==> flow/design.v <==
interface video_native_inf #(
    parameter DSIZE = 24,
    parameter real FreqM    = 1
)(
    input bit   pclk ,
    input bit   prst_n
);
logic vsync;
logic hsync;
logic de;
logic blank;
logic field;
logic[DSIZE-1:0]    data;
logic[23:0]        vactive;
logic[23:0]        hactive;
logic [15:0]       v_index;
logic [15:0]       h_index;
logic	vs_raising;
logic   vs_falling;
logic	hs_raising;
logic   hs_falling;
logic	de_raising;
logic   de_falling;
modport compact_in (
    input       pclk,
    input       prst_n,
    input       vsync,
    input       hsync,
    input       de,
    input       data,
    input       vactive,
    input       hactive,
    input       v_index,
    input       h_index,
    input       vs_raising,
    input       vs_falling,
    input       hs_raising,
    input       hs_falling,
    input       de_raising,
    input       de_falling
);
modport compact_out (
    input       pclk,
    input       prst_n,
    output      vsync,
    output      hsync,
    output      de,
    output      data,
    output      vactive,
    output      hactive,
    input       v_index,
    input       h_index,
    input       vs_raising,
    input       vs_falling,
    input       hs_raising,
    input       hs_falling,
    input       de_raising,
    input       de_falling
);
always@(posedge pclk,negedge prst_n)begin:VS_EDGE
logic   vs_lat;
    if(~prst_n)begin
        vs_lat      <= 1'b0;
        vs_raising  <= 1'b0;
        vs_falling  <= 1'b0;
    end else begin
        vs_lat  <= vsync;
        vs_raising  <= vsync && !vs_lat;
        vs_falling  <= !vsync && vs_lat;
    end
end
always@(posedge pclk,negedge prst_n)begin:HS_EDGE
logic   hs_lat;
    if(~prst_n)begin
        hs_lat      <= 1'b0;
        hs_raising  <= 1'b0;
        hs_falling  <= 1'b0;
    end else begin
        hs_lat  <= hsync;
        hs_raising  <= hsync && !hs_lat;
        hs_falling  <= !hsync && hs_lat;
    end
end
always@(posedge pclk,negedge prst_n)begin:DE_EDGE
logic   de_lat;
    if(~prst_n)begin
        de_lat      <= 1'b0;
        de_raising  <= 1'b0;
        de_falling  <= 1'b0;
    end else begin
        de_lat  <= de;
        de_raising  <= de && !de_lat;
        de_falling  <= !de && de_lat;
    end
end
always@(posedge pclk,negedge prst_n)
    if(~prst_n) v_index <= '0;
    else begin
        if(vs_raising)
                v_index <= '0;
        else if(de_falling)
                v_index <= v_index + 1'b1;
        else    v_index <= v_index;
    end
always@(posedge pclk,negedge prst_n)
    if(~prst_n) h_index <= '0;
    else begin
        if(vs_raising)
                h_index <= '0;
        else if(de)
                h_index <= h_index + 1'b1;
        else if(de_falling)
                h_index <= '0;
        else    h_index <= h_index;
    end
endinterface
package SystemPkg;
    parameter SIM = "OFF";
endpackage
package body_package;
parameter  BDSIZE = 10;
endpackage:body_package
`timescale 1ns/1ps
module id_record #(
    parameter LEN       = 16,
    parameter IDSIZE    = $clog2(LEN)
)(
    input                   clock,
    input                   rst_n,
    input [IDSIZE-1:0]      set_id,
    input                   set_vld,
    input [IDSIZE-1:0]      clear_id,
    input                   clear_vld,
    input [IDSIZE-1:0]      read_id,
    input                   read_en,
    output logic            result,
    output logic            full
);
logic [LEN-1:0]     data;
always@(posedge clock,negedge rst_n)
    if(~rst_n)  data    <= '0;
    else begin
        if(clear_vld)
                data[clear_id]  <= 1'b0;
        else    data[clear_id]  <= data[clear_id];
        if(set_vld)
                data[set_id]    <= 1'b1;
        else    data[set_id]    <= data[set_id];
    end
always@(posedge clock,negedge rst_n)
    if(~rst_n)  result  <= 1'b0;
    else begin
        if(read_en)
                result  <= data[read_id];
        else    result  <= result;
    end
always@(posedge clock,negedge rst_n)
    if(~rst_n)  full    <= 1'b0;
    else        full    <= &data;
endmodule
Step by step through the tools: id_record
The steps from the RTL of id_record to its reports follow in flow order.
Lines are those of the file above, counted from 1.
Library cell names are shortened.
A cell with n/a has no value.

design
  top module = id_record
  clock = clock
  library = sky130hd
  timing corner = tt_025C_1v80

Word level
Counts by Yosys on the flattened word-level netlist (proc, flatten, opt, wreduce; memories kept). Register bits leave out memories and registers merged into their read ports (data or address); mux counts leave out enables and synchronous resets folded into registers. Print and check cells are left out. Cells with the same type and inputs are merged into one.

bit counts
  bits of input ports = 17
  output and inout port bits = 2
  flip-flop bits (word level) = 18
  cells after elaboration = 24

cells by class
  $add $sub $neg = 2
  bitwise logic cells = 8
  mux-type cells = 2
  reductions and logical operators = 1
  shifts and indexed selects = 8

operator list
  operator                                                                 number
  16-bit OR                                                                4
  1-bit by 5-bit variable shift with 16-bit output (first input constant)  3
  16-bit by 4-bit variable part select with 1-bit output                   3
  1-bit by 5-bit variable shift with 16-bit output                         2
  16-bit AND                                                               2
  16-bit NOT                                                               2
  16-bit 2-to-1 mux                                                        2
  16-bit AND reduction                                                     1
  4-bit negation with 5-bit output                                         2

Depth
Depth = most cells in a row (Yosys ltp): at word level without a register or memory, in the mapped netlist without a sequential cell, where the memories' decode and read muxes count.

depth
  depth after elaboration = 9
  ABC_AREA = 0
  depth in mapped cells = 8
  mapped depth without buffers = 7

Mapped cells and area
The flow's flattened synthesis, as Yosys stat reports it; memories are mapped. The netlist is that of the ABC_AREA named above (0 if unset); the other value can give another one.

synthesis totals
  flip-flop cells = 18
  mapped cells = 207
  chip area (Yosys) = 1975.6 µm²

cells by type
  cell type  number  total area (µm²)
  dfrtp_1    18      450.432
  a32oi_1    22      192.685
  mux4_2     7       157.651
  ha_1       8       100.096
  o31ai_1    13      97.594
  mux2_1     6       67.565
  nand2_1    14      52.55
  nor2_1     11      41.29
  mux2i_1    4       40.038
  o21ai_0    8       40.038
  a2bb2oi_1  4       35.034
  nor3_1     7       35.034
  a22oi_1    4       30.029
  buf_8      2       30.029
  mux4_1     1       26.275
  or3b_1     3       26.275
  nand2b_1   4       25.024
  nand3_1    5       25.024

Not listed: further types 36, cells in them 66.

Path before layout
OpenSTA on the mapped netlist: ideal clock, no wires. The path of least setup slack (recovery checks aside). Input and output delay are each 20% of the period. Register names are those of the netlist, which keeps one name where synthesis merged equal registers.

timing after synthesis
  path kind = input to register
  start = input set_id[0]
  end = register data[15]
  slack = 0.129 ns
  time at the first pin = 0.412 ns
  path delay = 1.519 ns
  period = 2.06 ns
  arrival time = 1.845 ns
  data required time = 1.974 ns
  path buffers = 1
  setup time = 0.086 ns
  stages on the path = 8
  synthesis period reached = 1.931 ns

"path delay" = arrival - input delay + setup time.
"stages on the path": output pins that drive a net of the path, with the launching flip-flop's if there is one; two outputs of one cell count as two.
"synthesis period reached" = period - worst setup slack (recovery checks aside). The figure is calculated, with input and output delays left at 20% of the set period.
The rows between start and end are the longest chain of elaborated cells between them; the timing report does not say that the signal goes this way. Where chains are equally long, one stands for them.
A line is the first line of the expression or statement that the cell stems from. Yosys adds cells for indexed reads and writes and turns some case tables into memories.
A register here has more assigning lines than the two given.

on the way, after synthesis
  cell sequence = buf_4 inv_1 ha_1 nand2b_1 nand2_1 nor4_1 o31ai_1 a32oi_1
  cells in the longest elaborated chain = 6
  elaborated cells between the ends (all ways) = 9
  those cells by class = 1 x add/sub; 3 x shift; 1 x mux; 4 x logic

ends and longest elaborated chain, after synthesis
  what                                              line  source
  start, declared                                   130   input [IDSIZE-1:0]      set_id,
  4-bit negation with 5-bit output                  148   else    data[set_id]    <= data[set_id];
  1-bit by 5-bit variable shift with 16-bit output  148
  16-bit NOT                                        148
  16-bit AND                                        148
  16-bit OR                                         148
  16-bit 2-to-1 mux                                 146   if(set_vld)
  end, assigned                                     145   else    data[clear_id]  <= data[clear_id];
  end, assigned                                     148
  end, declared                                     139   logic [LEN-1:0]     data;

Timing after layout
From the final timing report of stored run 1: the path of least setup slack in the routed layout; clock arrival at registers is part of the times.

timing after layout
  path kind = register to register
  start = register data[3]
  end = register data[7]
  setup time = 0.14 ns
  data required time = 2.07 ns
  path buffers = 1
  arrival time = 2.22 ns
  period = 1.95 ns
  time at the first pin = 0.26 ns
  stages on the path = 7
  slack = -0.15 ns

The rows between start and end are the longest chain of elaborated cells between them; the timing report does not say that the signal goes this way. Where chains are equally long, one stands for them.
A register here has more assigning lines than the two given.

on the way, after layout
  cell sequence = dfrtp_1 mux4_1 a2bb2oi_2 a32o_2 buf_4 a32oi_2 a32oi_1
  cells in the longest elaborated chain = 7
  elaborated cells between the ends (all ways) = 10
  those cells by class = 4 x shift; 2 x mux; 4 x logic

ends and longest elaborated chain, after layout
  what                                                    line  source
  start, declared                                         139   logic [LEN-1:0]     data;
  start, assigned                                         145   else    data[clear_id]  <= data[clear_id];
  start, assigned                                         148   else    data[set_id]    <= data[set_id];
  16-bit by 4-bit variable part select with 1-bit output  145
  1-bit by 5-bit variable shift with 16-bit output        145
  16-bit OR                                               145
  16-bit 2-to-1 mux                                       143   if(clear_vld)
  16-bit AND                                              148
  16-bit OR                                               148
  16-bit 2-to-1 mux                                       146   if(set_vld)
  end, assigned                                           145
  end, assigned                                           148
  end, declared                                           139

==> runs of id_record <==
Measured data: module id_record, platform sky130hd, 2 stored runs of the flow under differing settings, order arbitrary. Input and output delays are each 20% of the period that was set; the output load is 0.01 pF.
"achieved clock period (ns)" is the run's clock period less its worst setup slack. It is reckoned from that one timing run; input and output delays stay at 20% of the period that was set.

settings of stored run 1
{
  "period_ns": 1.95,
  "CORE_UTILIZATION": 26,
  "SETUP_SLACK_MARGIN": 0.39,
  "PLACE_DENSITY_LB_ADDON": 0.06,
  "CORE_MARGIN": 5,
  "CELL_PAD_IN_SITES_DETAIL_PLACEMENT": 2,
  "TNS_END_PERCENT": 95,
  "GPL_ROUTABILITY_DRIVEN": 1,
  "CAP_MARGIN": 20,
  "SLEW_MARGIN": 20
}
report of stored run 1
yosys chip area after synthesis (um^2): 1975.6
finish__design__die__area: 9442.0
finish__design__instance__area__stdcell: 3363.2
finish__timing__setup__ws: -0.151
finish__timing__setup__tns: -1.055
achieved clock period (ns): 2.101

settings of stored run 2
{
  "period_ns": 2.11,
  "CORE_UTILIZATION": 71,
  "PLACE_DENSITY_LB_ADDON": 0.02,
  "CORE_MARGIN": 8,
  "MAX_ROUTING_LAYER": "met4",
  "CAP_MARGIN": 20,
  "SLEW_MARGIN": 20
}
report of stored run 2: did not finish, route, DPL-0038
