==> flow/design.v <==
interface video_native_inf #(
    parameter DSIZE = 24,
    parameter real FreqM    = 1
)(
    input bit   pclk ,
    input bit   prst_n
);
logic vsync;
logic hsync;
logic de;
logic blank;
logic field;
logic[DSIZE-1:0]    data;
logic[23:0]        vactive;
logic[23:0]        hactive;
logic [15:0]       v_index;
logic [15:0]       h_index;
logic	vs_raising;
logic   vs_falling;
logic	hs_raising;
logic   hs_falling;
logic	de_raising;
logic   de_falling;
modport compact_in (
    input       pclk,
    input       prst_n,
    input       vsync,
    input       hsync,
    input       de,
    input       data,
    input       vactive,
    input       hactive,
    input       v_index,
    input       h_index,
    input       vs_raising,
    input       vs_falling,
    input       hs_raising,
    input       hs_falling,
    input       de_raising,
    input       de_falling
);
modport compact_out (
    input       pclk,
    input       prst_n,
    output      vsync,
    output      hsync,
    output      de,
    output      data,
    output      vactive,
    output      hactive,
    input       v_index,
    input       h_index,
    input       vs_raising,
    input       vs_falling,
    input       hs_raising,
    input       hs_falling,
    input       de_raising,
    input       de_falling
);
always@(posedge pclk,negedge prst_n)begin:VS_EDGE
logic   vs_lat;
    if(~prst_n)begin
        vs_lat      <= 1'b0;
        vs_raising  <= 1'b0;
        vs_falling  <= 1'b0;
    end else begin
        vs_lat  <= vsync;
        vs_raising  <= vsync && !vs_lat;
        vs_falling  <= !vsync && vs_lat;
    end
end
always@(posedge pclk,negedge prst_n)begin:HS_EDGE
logic   hs_lat;
    if(~prst_n)begin
        hs_lat      <= 1'b0;
        hs_raising  <= 1'b0;
        hs_falling  <= 1'b0;
    end else begin
        hs_lat  <= hsync;
        hs_raising  <= hsync && !hs_lat;
        hs_falling  <= !hsync && hs_lat;
    end
end
always@(posedge pclk,negedge prst_n)begin:DE_EDGE
logic   de_lat;
    if(~prst_n)begin
        de_lat      <= 1'b0;
        de_raising  <= 1'b0;
        de_falling  <= 1'b0;
    end else begin
        de_lat  <= de;
        de_raising  <= de && !de_lat;
        de_falling  <= !de && de_lat;
    end
end
always@(posedge pclk,negedge prst_n)
    if(~prst_n) v_index <= '0;
    else begin
        if(vs_raising)
                v_index <= '0;
        else if(de_falling)
                v_index <= v_index + 1'b1;
        else    v_index <= v_index;
    end
always@(posedge pclk,negedge prst_n)
    if(~prst_n) h_index <= '0;
    else begin
        if(vs_raising)
                h_index <= '0;
        else if(de)
                h_index <= h_index + 1'b1;
        else if(de_falling)
                h_index <= '0;
        else    h_index <= h_index;
    end
endinterface
package SystemPkg;
    parameter SIM = "OFF";
endpackage
package body_package;
parameter  BDSIZE = 10;
endpackage:body_package
`timescale 1ns/1ps
module width_combin #(
    parameter   DSIZE   = 1,
    parameter   NSIZE   = 8
)(
    input                           clock,
    input                           rst_n,
    input [DSIZE-1:0]               wr_data,
    input                           wr_vld,
    output logic                    wr_ready,
    input                           wr_last,
    input                           wr_align_last,
    output logic[DSIZE*NSIZE-1:0]   rd_data,
    output logic                    rd_vld,
    input                           rd_ready,
    output logic                    rd_last
);
assign wr_ready = rd_ready;
localparam	RSIZE	= 	(NSIZE<16)?  4 :
						(NSIZE<32)?  5 :
      					(NSIZE<64)?  6 :
						(NSIZE<128)? 7 : 8;
logic   last_point;
always@(posedge clock )
    if(~rst_n)  last_point <= 1'b0;
    else begin
        if(wr_vld && wr_ready && wr_last)
                last_point <= 1'b1;
        else if(rd_vld && rd_ready && last_point)
                last_point <= 1'b0;
        else    last_point <= last_point;
    end
reg [RSIZE-1:0]    point;
always@(posedge clock )begin
    if(~rst_n)  point   <= {RSIZE{1'b0}};
    else begin
        if(last_point)begin
            if(wr_vld && wr_ready)
                    point   <= {RSIZE{1'b0}} +1'b1;
            else    point   <= '0;
        end else if(wr_vld && wr_ready)begin
            if(wr_align_last || wr_last)
                    point   <= {RSIZE{1'b0}};
            else begin
                if(point == NSIZE-1)
                        point   <= {RSIZE{1'b0}};
                else    point   <= point + 1'b1;
            end
        end else    point   <= point;
end end
always@(posedge clock )begin
    if(~rst_n)  rd_data <= {(DSIZE*NSIZE){1'b0}};
    else begin
        if(wr_vld && wr_ready)
                rd_data[DSIZE*(NSIZE-point)-1-:DSIZE]   <= wr_data;
        else if (last_point && !rd_vld)
                rd_data[DSIZE*(NSIZE-point)-1-:DSIZE]   <= wr_data;
        else    rd_data[DSIZE*(NSIZE-point)-1-:DSIZE]   <= rd_data[DSIZE*(NSIZE-point)-1-:DSIZE];
    end
end
always@(posedge clock )begin
    if(~rst_n)  rd_vld  <= 1'b0;
    else begin
        if(point==(NSIZE-1) && wr_vld && wr_ready )
                rd_vld  <= 1'b1;
        else if(wr_vld && wr_ready && wr_last)
                rd_vld  <= 1'b1;
        else if(last_point && !rd_vld)
                rd_vld  <= 1'b1;
        else if(rd_vld && rd_ready)
                rd_vld  <= 1'b0;
        else    rd_vld  <= rd_vld;
    end
end
always@(posedge clock )begin
    if(~rst_n)  rd_last     <= 1'b0;
    else begin
        if(wr_vld && wr_ready )
                rd_last <= wr_last;
        else if(last_point && !rd_last)
                rd_last  <= 1'b1;
        else if(rd_vld && rd_ready)
                rd_last <= 1'b0;
        else    rd_last <= rd_last;
    end
end
endmodule
# Reports on width_combin
# The steps from the RTL of width_combin to its reports follow in flow order.
# Lines are those of the file above, counted from 1.
# Operators carry their Yosys type and port widths (W data, S select, Z words).
# Library cell names are shortened.
# Not given: -
[design]
design = "width_combin"
clk_port = "clock"
lib = "sky130hd"
pvt_corner = "tt_025C_1v80"

# Word level
# Counts by Yosys on the flattened word-level netlist (proc, flatten, opt, wreduce; memories kept). Register bits leave out memories and registers merged into their read ports (data or address). Print and check cells are left out. Cells with the same type and inputs are merged into one.
[bits]
ff_bits = 15
latch_bits = 0
ramBits = 0
mem_bits_ro = 0
clocked_rd_ports_x_width = 0
memories = 0
inputBits = 7
output_inout_bits = 11
wordCells = 50
[op_classes]
add_sub_neg = 6
mul = 0
div_mod_pow = 0
n_cmp = 0
eq_ne = 1
shifts = 4
muxes = 15
bitwise = 4
reduce_and_logical = 15
[ops]
columns = ["operator", "n"]
rows = [
  ["$shift A1 B33 Y8", 2],
  ["$shift A1 B33 Y8 const A", 1],
  ["$neg A32 Y33", 1],
  ["$or A8 B8 Y8", 2],
  ["$mux W8", 2],
  ["$mux W4", 4],
  ["$mux W1", 9],
  ["$logic_and A1 B1 Y1", 8],
  ["$sub A7 B2 Y8 const B", 1],
  ["$and A8 B8 Y8", 1],
  ["$shiftx A8 B8 Y1", 1],
  ["$not A8 Y8", 1],
  ["$add A6 B2 Y7 const B", 1],
  ["$sub A5 B2 Y6 const B", 1],
  ["$sub A4 B4 Y5 const A", 1],
  ["$reduce_bool A2 Y1", 2],
  ["$add A4 B1 Y4 const B", 1],
  ["$eq A4 B3 Y1 const B", 1],
  ["$reduce_bool A4 Y1", 1],
  ["$reduce_bool A3 Y1", 1],
  ["$logic_not A1 Y1", 2],
  ["$logic_or A1 B1 Y1", 1],
]

# Longest topological paths
# Yosys ltp: most cells in a row. Word level: on the elaborated netlist, between registers, memories and ports. Mapped: between sequential cells and ports; inverters and the memories' decode and read muxes count.
[logic_depth]
depth_word = 11
abc_area = 0
mapped_depth = 15
mapped_depth_nobuf = 12

# Netlist
# The flow's flattened synthesis, as Yosys stat reports it; memories are mapped. The netlist is that of the ABC_AREA named above (0 if unset); the other value can give another one.
# Totals and module areas in this step are rounded.
[mapped]
mapped_cells = 192
area_um2 = 1560
seqArea_um2 = 300
ffs = 15
buf_cells = 14
[by_type]
columns = ["cell_type", "n", "type_area_um2"]
rows = [
  ["dfxtp_1", 15, 300.288],
  ["ha_1", 11, 137.632],
  ["nand2_1", 22, 82.579],
  ["o311ai_0", 7, 61.309],
  ["mux2i_1", 5, 50.048],
  ["buf_2", 9, 45.043],
  ["nand4bb_1", 4, 45.043],
  ["nor4_1", 7, 43.792],
  ["nor2b_1", 6, 37.536],
  ["nand3_1", 7, 35.034],
  ["o21ai_0", 7, 35.034],
  ["xnor2_1", 4, 35.034],
  ["a21oi_1", 6, 30.029],
  ["nor3_1", 6, 30.029],
  ["or4b_1", 3, 30.029],
  ["nand4b_1", 3, 26.275],
  ["nor2_1", 7, 26.275],
  ["o311ai_4", 1, 26.275],
]
# Not listed: further types 39, cells in them 62.

# Timing after synthesis
# Source: OpenSTA report_checks on the synthesized netlist (no wires, ideal clock, input and output delay 20% of the period each), path of least setup slack; recovery checks are left aside. Register names are those of the netlist, which keeps one name where synthesis merged equal registers.
[synth_path]
kind = "flip-flop to flip-flop"
from = "register point[1]"
to = "register rd_data[3]"
tclk_ns = 4.35
setup_time_ns = 0.084
t_first_pin_ns = 0.000
t_arrival_ns = 3.656
required_ns = 4.266
setup_slack_ns = 0.610
delay_ns = 3.740
driving_pins = 13
n_path_buf = 1
synth_period_reached_ns = 3.74
# "delay_ns" = arrival - input delay + setup time.
# "driving_pins" counts driving pins, that of a launching flip-flop among them; a cell with two outputs on the path counts twice.
# "synth_period_reached_ns" = period - worst setup slack (recovery checks aside). The figure is calculated, with input and output delays left at 20% of the set period.
# The rows between start and end are the longest chain of elaborated cells between them; the timing report does not say that the signal goes this way. Where chains are equally long, one stands for them.
# Each line given opens the expression or statement behind the cell; cells for indexed reads and writes are added by Yosys, which also makes memories of some case tables.
# A register here has more assigning lines than the two given.
# Where a signal picks the word or bit written, the line may be left out of the assigning lines.
[synth_between]
cell_sequence = "dfxtp_1 buf_2 inv_1 ha_1 or4b_1 a31oi_1 o311ai_0 ha_1 or4_1 nor4_1 nand4_1 or4_4 o31ai_2"
elab_chain_len = 11
cells_between = 15
classes_between = "5 x add/sub; 4 x shift; 2 x mux; 4 x logic"
[synth_rtl]
columns = ["item", "line", "text"]
rows = [
  ["start, declared", 155, "reg [RSIZE-1:0]    point;"],
  ["start, assigned", 161, "point   <= {RSIZE{1'b0}} +1'b1;"],
  ["start, assigned", 169, "else    point   <= point + 1'b1;"],
  ["$sub A4 B4 Y5", 180, "else    rd_data[DSIZE*(NSIZE-point)-1-:DSIZE]   <= rd_data[DSIZE*(NSIZE-point)-1-:DSIZE];"],
  ["$sub A5 B2 Y6", 180, ""],
  ["$add A6 B2 Y7", 180, ""],
  ["$sub A7 B2 Y8", 180, ""],
  ["$neg A32 Y33", 180, ""],
  ["$shift A1 B33 Y8", 180, ""],
  ["$not A8 Y8", 180, ""],
  ["$and A8 B8 Y8", 180, ""],
  ["$or A8 B8 Y8", 180, ""],
  ["$mux W8", 178, "else if (last_point && !rd_vld)"],
  ["$mux W8", 176, "if(wr_vld && wr_ready)"],
  ["end, assigned", 174, "if(~rst_n)  rd_data <= {(DSIZE*NSIZE){1'b0}};"],
  ["end, declared", 135, "output logic[DSIZE*NSIZE-1:0]   rd_data,"],
]

# Worst path after layout
# From the final timing report of run A: the path of least setup slack in the routed layout; clock arrival at registers is part of the times.
[layout_path]
kind = "flip-flop to flip-flop"
from = "register point[0]"
to = "register rd_data[3]"
tclk_ns = 7.43
setup_time_ns = 0.08
t_first_pin_ns = 0.25
t_arrival_ns = 5.20
required_ns = 7.59
setup_slack_ns = 2.39
driving_pins = 12
n_path_buf = 0
# The rows between start and end are the longest chain of elaborated cells between them; the timing report does not say that the signal goes this way. Where chains are equally long, one stands for them.
# A register here has more assigning lines than the two given.
# Where a signal picks the word or bit written, the line may be left out of the assigning lines.
[layout_between]
cell_sequence = "dfxtp_1 inv_1 ha_1 or4b_1 a31oi_1 o311ai_0 ha_1 or4_1 nor4_1 nand4_1 or4_4 o31ai_2"
elab_chain_len = 11
cells_between = 15
classes_between = "5 x add/sub; 4 x shift; 2 x mux; 4 x logic"
[layout_rtl]
columns = ["item", "line", "text"]
rows = [
  ["start, declared", 155, "reg [RSIZE-1:0]    point;"],
  ["start, assigned", 161, "point   <= {RSIZE{1'b0}} +1'b1;"],
  ["start, assigned", 169, "else    point   <= point + 1'b1;"],
  ["$sub A4 B4 Y5", 180, "else    rd_data[DSIZE*(NSIZE-point)-1-:DSIZE]   <= rd_data[DSIZE*(NSIZE-point)-1-:DSIZE];"],
  ["$sub A5 B2 Y6", 180, ""],
  ["$add A6 B2 Y7", 180, ""],
  ["$sub A7 B2 Y8", 180, ""],
  ["$neg A32 Y33", 180, ""],
  ["$shift A1 B33 Y8", 180, ""],
  ["$not A8 Y8", 180, ""],
  ["$and A8 B8 Y8", 180, ""],
  ["$or A8 B8 Y8", 180, ""],
  ["$mux W8", 178, "else if (last_point && !rd_vld)"],
  ["$mux W8", 176, "if(wr_vld && wr_ready)"],
  ["end, assigned", 174, "if(~rst_n)  rd_data <= {(DSIZE*NSIZE){1'b0}};"],
  ["end, declared", 135, "output logic[DSIZE*NSIZE-1:0]   rd_data,"],
]

# Settings and measured results of 2 stored flow runs for module width_combin (sky130hd), not sorted in any way. The constraints put input and output delay at 20% of the set period each and load the outputs with 0.01 pF.
# "period_less_ws_ns": clock period set for the run, less the worst setup slack. It is reckoned from that one timing run; input and output delays stay at 20% of the period that was set.
# "critical_path_time_ns" means the part of the period allowed to the worst setup path (the constraints hold back 20% at inputs and 20% at outputs) less its slack; where the path has registers, the arrival times of their clocks count too.
# By "final_power_uw" is meant OpenSTA's value without simulated activity: inputs other than the clock are taken to toggle once in ten clock periods, and the tool carries that through the logic.
# Measured values are rounded.

[[run]]
name = "run A"
[run.settings]
period_ns = 7.43
CAP_MARGIN = 20
CORE_MARGIN = 2
CORE_UTILIZATION = 40
SLEW_MARGIN = 20
[run.results]
total_die_area_um2 = 4400
post_synth_area_um2 = 1560
critical_path_time_ns = 5.04
worst_setup_path_type = "flip-flop to flip-flop"
fin_ws_ns = 2.39
period_less_ws_ns = 5.042
final_hold_ws_ns = 0.481
final_power_uw = 186
post_route_stdcell_area_um2 = 1760
setup_tns_ns = 0.000

[[run]]
name = "run B"
[run.settings]
period_ns = 4.19
CORE_UTILIZATION = 33
SETUP_SLACK_MARGIN = 0.4
PLACE_DENSITY_LB_ADDON = 0.06
CELL_PAD_IN_SITES_DETAIL_PLACEMENT = 1
ABC_AREA = 0
GPL_TIMING_DRIVEN = 0
GPL_ROUTABILITY_DRIVEN = 0
MAX_ROUTING_LAYER = "met4"
CAP_MARGIN = 20
CORE_MARGIN = 2
SLEW_MARGIN = 20
[run.results]
post_synth_area_um2 = 1560
final_power_uw = 365
fin_ws_ns = 0.465
post_route_stdcell_area_um2 = 2200
period_less_ws_ns = 3.725
critical_path_time_ns = 3.72
worst_setup_path_type = "flip-flop to flip-flop"
total_die_area_um2 = 5280
final_hold_ws_ns = 0.491
setup_tns_ns = 0.000
