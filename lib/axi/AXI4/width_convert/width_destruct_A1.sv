==> flow/design.v <==
interface video_native_inf #(
    parameter DSIZE = 24,
    parameter real FreqM    = 1
)(
    input bit   pclk ,
    input bit   prst_n
);
logic vsync;
logic hsync;
logic de;
logic blank;
logic field;
logic[DSIZE-1:0]    data;
logic[23:0]        vactive;
logic[23:0]        hactive;
logic [15:0]       v_index;
logic [15:0]       h_index;
logic	vs_raising;
logic   vs_falling;
logic	hs_raising;
logic   hs_falling;
logic	de_raising;
logic   de_falling;
modport compact_in (
    input       pclk,
    input       prst_n,
    input       vsync,
    input       hsync,
    input       de,
    input       data,
    input       vactive,
    input       hactive,
    input       v_index,
    input       h_index,
    input       vs_raising,
    input       vs_falling,
    input       hs_raising,
    input       hs_falling,
    input       de_raising,
    input       de_falling
);
modport compact_out (
    input       pclk,
    input       prst_n,
    output      vsync,
    output      hsync,
    output      de,
    output      data,
    output      vactive,
    output      hactive,
    input       v_index,
    input       h_index,
    input       vs_raising,
    input       vs_falling,
    input       hs_raising,
    input       hs_falling,
    input       de_raising,
    input       de_falling
);
always@(posedge pclk,negedge prst_n)begin:VS_EDGE
logic   vs_lat;
    if(~prst_n)begin
        vs_lat      <= 1'b0;
        vs_raising  <= 1'b0;
        vs_falling  <= 1'b0;
    end else begin
        vs_lat  <= vsync;
        vs_raising  <= vsync && !vs_lat;
        vs_falling  <= !vsync && vs_lat;
    end
end
always@(posedge pclk,negedge prst_n)begin:HS_EDGE
logic   hs_lat;
    if(~prst_n)begin
        hs_lat      <= 1'b0;
        hs_raising  <= 1'b0;
        hs_falling  <= 1'b0;
    end else begin
        hs_lat  <= hsync;
        hs_raising  <= hsync && !hs_lat;
        hs_falling  <= !hsync && hs_lat;
    end
end
always@(posedge pclk,negedge prst_n)begin:DE_EDGE
logic   de_lat;
    if(~prst_n)begin
        de_lat      <= 1'b0;
        de_raising  <= 1'b0;
        de_falling  <= 1'b0;
    end else begin
        de_lat  <= de;
        de_raising  <= de && !de_lat;
        de_falling  <= !de && de_lat;
    end
end
always@(posedge pclk,negedge prst_n)
    if(~prst_n) v_index <= '0;
    else begin
        if(vs_raising)
                v_index <= '0;
        else if(de_falling)
                v_index <= v_index + 1'b1;
        else    v_index <= v_index;
    end
always@(posedge pclk,negedge prst_n)
    if(~prst_n) h_index <= '0;
    else begin
        if(vs_raising)
                h_index <= '0;
        else if(de)
                h_index <= h_index + 1'b1;
        else if(de_falling)
                h_index <= '0;
        else    h_index <= h_index;
    end
endinterface
package SystemPkg;
    parameter SIM = "OFF";
endpackage
package body_package;
parameter  BDSIZE = 10;
endpackage:body_package
`timescale 1ns/1ps
module width_destruct_A1 #(
    parameter   DSIZE   = 1,
    parameter   NSIZE   = 8,
    parameter   USIZE   = 1
)(
    input                           clock,
    input                           rst_n,
    input [DSIZE*NSIZE-1:0]         wr_data,
    input                           wr_vld,
    output logic                    wr_ready,
    input [USIZE-1:0]               wr_user,
    input                           wr_last,
    output logic[DSIZE-1:0]         rd_data,
    output logic                    rd_vld,
    output logic                    rd_last,
    output logic[USIZE-1:0]         rd_user,
    input                           rd_ready
);
localparam	RSIZE	= 	(NSIZE<16)?  4 :
						(NSIZE<32)?  5 :
      					(NSIZE<64)?  6 :
						(NSIZE<128)? 7 : 8;
reg [RSIZE-1:0]     point;
logic [DSIZE-1:0]   overflow_data;
logic               overflow;
logic               overflow_last;
always@(posedge clock )begin
    if(~rst_n)  point   <= {RSIZE{1'b0}};
    else begin
        if(wr_vld && wr_ready && wr_last)
                point   <= {RSIZE{1'b0}};
        else if(overflow && rd_ready)
                point   <= {RSIZE{1'b0}};
        else if(wr_vld && rd_ready)begin
            if(point == NSIZE-1)
                    point   <= {RSIZE{1'b0}};
            else    point   <= point + 1'b1;
        end else    point   <= point;
end end
always@(posedge clock )begin
    if(~rst_n)  wr_ready  <= 1'b0;
    else begin
        if(point==(NSIZE-2) && wr_vld && rd_ready)
                wr_ready <= 1'b1;
        else if(wr_ready && wr_vld)
                wr_ready <= 1'b0;
        else    wr_ready <= wr_ready;
    end
end
always@(posedge clock )begin
    if(~rst_n)  overflow_data   <= '0;
    else begin
        if((wr_ready & wr_vld) && (!rd_ready & rd_vld) )
                overflow_data   <= wr_data[DSIZE-1:0];
        else    overflow_data   <= overflow_data;
    end
end
always@(posedge clock )begin
    if(~rst_n)  overflow   <= '0;
    else begin
        if((wr_ready & wr_vld) && (!rd_ready & rd_vld) )
                overflow   <= 1'b1;
        else if(overflow && rd_ready)
                overflow   <= 1'b0;
        else    overflow   <= overflow;
    end
end
always@(posedge clock )begin
    if(~rst_n)  overflow_last   <= '0;
    else begin
        if((wr_ready & wr_vld) && (!rd_ready & rd_vld) )
                overflow_last   <= wr_last;
        else if(overflow && rd_ready && overflow_last)
                overflow_last   <= 1'b0;
        else    overflow_last   <= overflow_last;
    end
end
always@(posedge clock )begin
    if(~rst_n)  rd_data <= {DSIZE{1'b0}};
    else begin
        case({overflow,wr_vld,rd_vld,rd_ready})
        4'b1000: rd_data <= rd_data;
        4'b1001: rd_data <= overflow_data;
        4'b1010: rd_data <= rd_data;
        4'b1011: rd_data <= overflow_data;
        4'b1100: rd_data <= rd_data;
        4'b1101: rd_data <= overflow_data;
        4'b1110: rd_data <= rd_data;
        4'b1111: rd_data <= overflow_data;
        4'b0000: rd_data <= rd_data;
        4'b0001: rd_data <= rd_data;
        4'b0010: rd_data <= rd_data;
        4'b0011: rd_data <= rd_data;
        4'b0100: rd_data <= rd_data;
        4'b0101: rd_data <= wr_data[DSIZE*(NSIZE-point)-1-:DSIZE];
        4'b0110: rd_data <= rd_data;
        4'b0111: rd_data <= wr_data[DSIZE*(NSIZE-point)-1-:DSIZE];
        default: rd_data <= rd_data;
        endcase
    end
end
always@(posedge clock )begin
    if(~rst_n)  rd_vld  <= 1'b0;
    else begin
            case({overflow,wr_vld,rd_vld,rd_ready})
            4'b1000: rd_vld  <= 1'b0;
            4'b1001: rd_vld  <= 1'b1;
            4'b1010: rd_vld  <= 1'b1;
            4'b1011: rd_vld  <= 1'b1;
            4'b1100: rd_vld  <= 1'b0;
            4'b1101: rd_vld  <= 1'b1;
            4'b1110: rd_vld  <= 1'b1;
            4'b1111: rd_vld  <= 1'b1;
            4'b0000: rd_vld  <= 1'b0;
            4'b0001: rd_vld  <= 1'b0;
            4'b0010: rd_vld  <= 1'b1;
            4'b0011: rd_vld  <= 1'b0;
            4'b0100: rd_vld  <= 1'b0;
            4'b0101: rd_vld  <= 1'b1;
            4'b0110: rd_vld  <= 1'b1;
            4'b0111: rd_vld  <= 1'b1;
            default: rd_vld  <= 1'b0;
            endcase
    end
end
always@(posedge clock )begin
    if(~rst_n)  rd_last  <= 1'b0;
    else begin
        case({overflow,wr_vld,rd_vld,rd_ready})
        4'b1000: rd_last  <= 1'b0;
        4'b1001: rd_last  <= overflow_last;
        4'b1010: rd_last  <= rd_last;
        4'b1011: rd_last  <= overflow_last;
        4'b1100: rd_last  <= 1'b0;
        4'b1101: rd_last  <= overflow_last;
        4'b1110: rd_last  <= rd_last;
        4'b1111: rd_last  <= overflow_last;
        4'b0000: rd_last  <= 1'b0;
        4'b0001: rd_last  <= 1'b0;
        4'b0010: rd_last  <= rd_last;
        4'b0011: rd_last  <= 1'b0;
        4'b0100: rd_last  <= 1'b0;
        4'b0101: rd_last  <= point==(NSIZE-1) && wr_last;
        4'b0110: rd_last  <= rd_last;
        4'b0111: rd_last  <= point==(NSIZE-1) && wr_last;
        default: rd_last  <= 1'b0;
        endcase
    end
end
logic [USIZE-1:0]   overflow_user;
always@(posedge clock )begin
    if(~rst_n)  overflow_user   <= '0;
    else begin
        if((wr_ready & wr_vld) && (!rd_ready & rd_vld) )
                overflow_user   <= wr_user;
        else    overflow_user   <= overflow_user;
    end
end
always@(posedge clock )begin
    if(~rst_n)  rd_user <= {USIZE{1'b0}};
    else begin
        case({overflow,wr_vld,rd_vld,rd_ready})
        4'b1000: rd_user <= rd_user;
        4'b1001: rd_user <= overflow_user;
        4'b1010: rd_user <= rd_user;
        4'b1011: rd_user <= overflow_user;
        4'b1100: rd_user <= rd_user;
        4'b1101: rd_user <= overflow_user;
        4'b1110: rd_user <= rd_user;
        4'b1111: rd_user <= overflow_user;
        4'b0000: rd_user <= rd_user;
        4'b0001: rd_user <= rd_user;
        4'b0010: rd_user <= rd_user;
        4'b0011: rd_user <= rd_user;
        4'b0100: rd_user <= rd_user;
        4'b0101: rd_user <= wr_user;
        4'b0110: rd_user <= rd_user;
        4'b0111: rd_user <= wr_user;
        default: rd_user <= rd_user;
        endcase
    end
end
endmodule
### Step by step through the tools: width_destruct_A1

Tool output for the design above, in the order of the flow.
Lines are those of the file above, counted from 1.
Operators carry their Yosys type and port widths (W data, S select, Z words).
A cell with - has no value.

| inputs | value |
|---|---|
| top | width_destruct_A1 |
| clock | clock |
| library | sky130hd |
| library corner | tt_025C_1v80 |

### Word-level counts

Yosys after proc, flatten, opt, wreduce and memory -nomap, before mapping. Memory bits, and registers merged into a memory's read port (data or address), are not among the register bits. Print and check cells are not counted. Equal cells are merged and count once.
Yosys's memory passes give these memory sizes; they may raise the number of words (mostly to a power of two), join words into wider ones and drop unused or constant bits.

| storage and ports | value |
|---|---|
| register bits after elaboration | 12 |
| bits in read-only memories | 16 |
| word width x clocked read ports | 1 |
| memories | 1 |
| input port bits | 14 |

| operators by class | value |
|---|---|
| add/subtract/negate cells | 5 |
| equality and inequality tests | 17 |
| shift operators | 1 |
| muxes and demuxes | 10 |
| bitwise gates (word level) | 3 |
| reduce/logical cells | 21 |

Memory list:

| name | words | width | rd ports | write ports | RTL line | source |
|---|---|---|---|---|---|---|
| (no name shown) | 16 | 1 | 1 | 0 | 228 | `case({overflow,wr_vld,rd_vld,rd_ready})` |

Operator list:

| kind | number |
|---|---|
| $eq A4 B4 Y1 const B | 8 |
| $eq A4 B3 Y1 const B | 6 |
| $reduce_or A10 Y1 | 1 |
| $logic_and A1 B1 Y1 | 9 |
| $eq A4 B2 Y1 const B | 2 |
| $reduce_or A4 Y1 | 2 |
| $sub A7 B2 Y8 const B | 1 |
| $shiftx A8 B8 Y1 | 1 |
| $add A6 B2 Y7 const B | 1 |
| $reduce_bool A2 Y1 | 3 |
| $sub A5 B2 Y6 const B | 1 |
| $reduce_or A6 Y1 | 1 |
| $mux W1 | 6 |
| $sub A4 B4 Y5 const A | 1 |
| $add A4 B1 Y4 const B | 1 |
| $eq A4 B1 Y1 const B | 1 |
| $logic_not A4 Y1 | 1 |
| $mux W4 | 1 |
| $pmux W1 S2 | 2 |
| $reduce_or A3 Y1 | 1 |
| $pmux W1 S3 | 1 |
| $and A1 B1 Y1 | 2 |
| $logic_not A1 Y1 | 2 |
| $reduce_or A2 Y1 | 1 |
| $not A1 Y1 | 1 |

### Longest topological paths

Longest topological path by Yosys (ltp), each cell counted once; first at word level (registers and memories cut), then after technology mapping (sequential cells cut; the memories' decode and read muxes count).

| logic depth | value |
|---|---|
| depth after elaboration | 6 |
| ABC_AREA | 0 |
| depth in mapped cells | 8 |
| mapped depth without buffers | 7 |

### Synthesis result

The flow's flattened synthesis, as Yosys stat reports it; memories are mapped. The netlist is that of the ABC_AREA named above (0 if unset); the other value can give another one.

Cells by type:

| cell type | number | area in all (um^2) |
|---|---|---|
| sky130_fd_sc_hd__dfxtp_1 | 13 | 260.25 |
| sky130_fd_sc_hd__nor2_1 | 13 | 48.797 |
| sky130_fd_sc_hd__ha_1 | 3 | 37.536 |
| sky130_fd_sc_hd__a21oi_1 | 7 | 35.034 |
| sky130_fd_sc_hd__buf_6 | 3 | 33.782 |
| sky130_fd_sc_hd__mux2i_1 | 3 | 30.029 |
| sky130_fd_sc_hd__nand3_1 | 6 | 30.029 |
| sky130_fd_sc_hd__o21ai_0 | 6 | 30.029 |
| sky130_fd_sc_hd__inv_1 | 6 | 22.522 |
| sky130_fd_sc_hd__mux4_2 | 1 | 22.522 |
| sky130_fd_sc_hd__nand2b_1 | 3 | 18.768 |
| sky130_fd_sc_hd__xnor2_1 | 2 | 17.517 |
| sky130_fd_sc_hd__xor2_1 | 2 | 17.517 |
| sky130_fd_sc_hd__nand2_1 | 4 | 15.014 |
| sky130_fd_sc_hd__a31oi_1 | 2 | 12.512 |
| sky130_fd_sc_hd__and3_1 | 2 | 12.512 |
| sky130_fd_sc_hd__nand4_1 | 2 | 12.512 |
| sky130_fd_sc_hd__mux2_2 | 1 | 11.261 |

Other cell types: 14; their cells: 14.

| synthesis totals | value |
|---|---|
| cell count | 93 |
| mapped area | 765.7 um^2 |
| sequential part of the area | 260.2 um^2 |
| flip-flops | 13 |
| buffer cells | 4 |

### Path before layout

OpenSTA on the mapped netlist: ideal clock, no wires. The path of least setup slack (recovery checks aside). Input and output delay are each 20% of the period. Register names are those of the netlist, which keeps one name where synthesis merged equal registers.

| timing post-synthesis | value |
|---|---|
| path type | register to register |
| start point | reg point[0] |
| end point | reg rd_data |
| clock period | 1.71 ns |
| setup time | 0.125 ns |
| launch time at the first pin | 0.000 ns |
| data arrival time | 1.715 ns |
| required time | 1.585 ns |
| path slack | -0.130 ns |
| path delay | 1.840 ns |
| stages | 9 |
| buffers on the path | 1 |
| synthesis period reached | 1.84 ns |

"path delay" is the arrival time less input delay plus setup time.
"stages" counts driving pins, that of a launching flip-flop among them; a cell with two outputs on the path counts twice.
"synthesis period reached" is the clock period less the worst setup slack; recovery checks do not enter. This is arithmetic on one report: input and output delays are still those of the set period (20% each).
The rows between start and end are the longest chain of elaborated cells between them; the timing report does not say that the signal goes this way. Where chains are equally long, one stands for them.
Each line given opens the expression or statement behind the cell; cells for indexed reads and writes are added by Yosys, which also makes memories of some case tables.
A register here has more assigning lines than the two given.

| between the ends, post-synthesis | value |
|---|---|
| cell sequence | sky130_fd_sc_hd__dfxtp_1 > sky130_fd_sc_hd__buf_6 > sky130_fd_sc_hd__inv_1 > sky130_fd_sc_hd__ha_1 > sky130_fd_sc_hd__mux2_2 > sky130_fd_sc_hd__o21ai_0 > sky130_fd_sc_hd__a2111oi_1 > sky130_fd_sc_hd__o31ai_1 > sky130_fd_sc_hd__o21ai_1 |
| cells in the longest elaborated chain | 6 |
| elaborated cells between the ends (all ways) | 6 |
| those cells by class | 4 x add/sub; 1 x shift; 1 x mux |

Ends and longest elaborated chain, post-synthesis:

| what | RTL line | source |
|---|---|---|
| from (decl) | 146 | `reg [RSIZE-1:0]     point;` |
| from (assign) | 160 | `else    point   <= point + 1'b1;` |
| from (assign) | 161 | `end else    point   <= point;` |
| $sub A4 B4 Y5 | 220 | `4'b0111: rd_data <= wr_data[DSIZE*(NSIZE-point)-1-:DSIZE];` |
| $sub A5 B2 Y6 | 220 |  |
| $add A6 B2 Y7 | 220 |  |
| $sub A7 B2 Y8 | 220 |  |
| $shiftx A8 B8 Y1 | 220 |  |
| $pmux W1 S2 | 204 | `case({overflow,wr_vld,rd_vld,rd_ready})` |
| to (assign) | 205 | `4'b1000: rd_data <= rd_data;` |
| to (assign) | 206 | `4'b1001: rd_data <= overflow_data;` |
| to (decl) | 136 | `output logic[DSIZE-1:0]         rd_data,` |

### Timing after layout

From the final timing report of job 1: the path of least setup slack in the routed layout; clock arrival at registers is part of the times.

| timing post-layout | value |
|---|---|
| path type | register to register |
| start point | reg point[0] |
| end point | reg rd_data |
| clock period | 2.64 ns |
| setup time | 0.12 ns |
| launch time at the first pin | 0.24 ns |
| data arrival time | 2.43 ns |
| required time | 2.76 ns |
| path slack | 0.33 ns |
| stages | 8 |
| buffers on the path | 0 |

The rows between start and end are the longest chain of elaborated cells between them; the timing report does not say that the signal goes this way. Where chains are equally long, one stands for them.
A register here has more assigning lines than the two given.

| between the ends, post-layout | value |
|---|---|
| cell sequence | sky130_fd_sc_hd__dfxtp_1 > sky130_fd_sc_hd__inv_1 > sky130_fd_sc_hd__ha_1 > sky130_fd_sc_hd__mux2_2 > sky130_fd_sc_hd__o21ai_0 > sky130_fd_sc_hd__a2111oi_1 > sky130_fd_sc_hd__o31ai_1 > sky130_fd_sc_hd__o21ai_1 |
| cells in the longest elaborated chain | 6 |
| elaborated cells between the ends (all ways) | 6 |
| those cells by class | 4 x add/sub; 1 x shift; 1 x mux |

Ends and longest elaborated chain, post-layout:

| what | RTL line | source |
|---|---|---|
| from (decl) | 146 | `reg [RSIZE-1:0]     point;` |
| from (assign) | 160 | `else    point   <= point + 1'b1;` |
| from (assign) | 161 | `end else    point   <= point;` |
| $sub A4 B4 Y5 | 220 | `4'b0111: rd_data <= wr_data[DSIZE*(NSIZE-point)-1-:DSIZE];` |
| $sub A5 B2 Y6 | 220 |  |
| $add A6 B2 Y7 | 220 |  |
| $sub A7 B2 Y8 | 220 |  |
| $shiftx A8 B8 Y1 | 220 |  |
| $pmux W1 S2 | 204 | `case({overflow,wr_vld,rd_vld,rd_ready})` |
| to (assign) | 205 | `4'b1000: rd_data <= rd_data;` |
| to (assign) | 206 | `4'b1001: rd_data <= overflow_data;` |
| to (decl) | 136 | `output logic[DSIZE-1:0]         rd_data,` |

Subject: flow runs of width_destruct_A1

Hi,

2 stored runs of width_destruct_A1 in the flow (synthesis by Yosys, layout by OpenROAD, sky130hd cells), in arbitrary order. Constraints: input delay and output delay 20% of the set period each, output load 0.01 pF.
"period reached" is the run's clock period less its worst setup slack. It is reckoned from that one timing run; input and output delays stay at 20% of the period that was set.
By "time used up by the worst setup path" is meant the share of the clock period that the worst setup path is allowed (20% is reserved at inputs, 20% at outputs), minus its slack. Clock arrival times at its registers enter into it.
By "total power of the final layout" is meant OpenSTA's value without simulated activity: inputs other than the clock are taken to toggle once in ten clock periods, and the tool carries that through the logic.
A setting shown as . is not set for that run.

| run | period_ns | CORE_UTILIZATION | PLACE_DENSITY_LB_ADDON | HOLD_SLACK_MARGIN | CORE_MARGIN | CTS_CLUSTER_SIZE | CTS_CLUSTER_DIAMETER | CAP_MARGIN | MIN_ROUTING_LAYER | SLEW_MARGIN | SETUP_SLACK_MARGIN | die size (um^2) | time used up by the worst setup path (ns) | critical path type | standard-cell area after routing (um^2) | total power of the final layout (mW) | period reached (ns) | setup slack of the worst path (ns) | chip area in the Yosys report (um^2) |
|---|---|---|---|---|---|---|---|---|---|---|---|---|---|---|---|---|---|---|---|
| job 1 | 2.64 | 15 | 0.26 | -0.02 | 9 | 22 | 133 | 30 | met2 | 20 | . | 8,001.3 | 2.31 | register to register | 1,051.0 | 0.4580 | 2.307 | 0.333 | 765.7 |
| job 2 | 2.21 | 40 | . | . | 2 | . | . | 20 | . | 20 | 0.34 | 2,280.5 | 1.68 | register to register | 1,004.7 | 0.4849 | 1.682 | 0.528 | 765.7 |

Regards
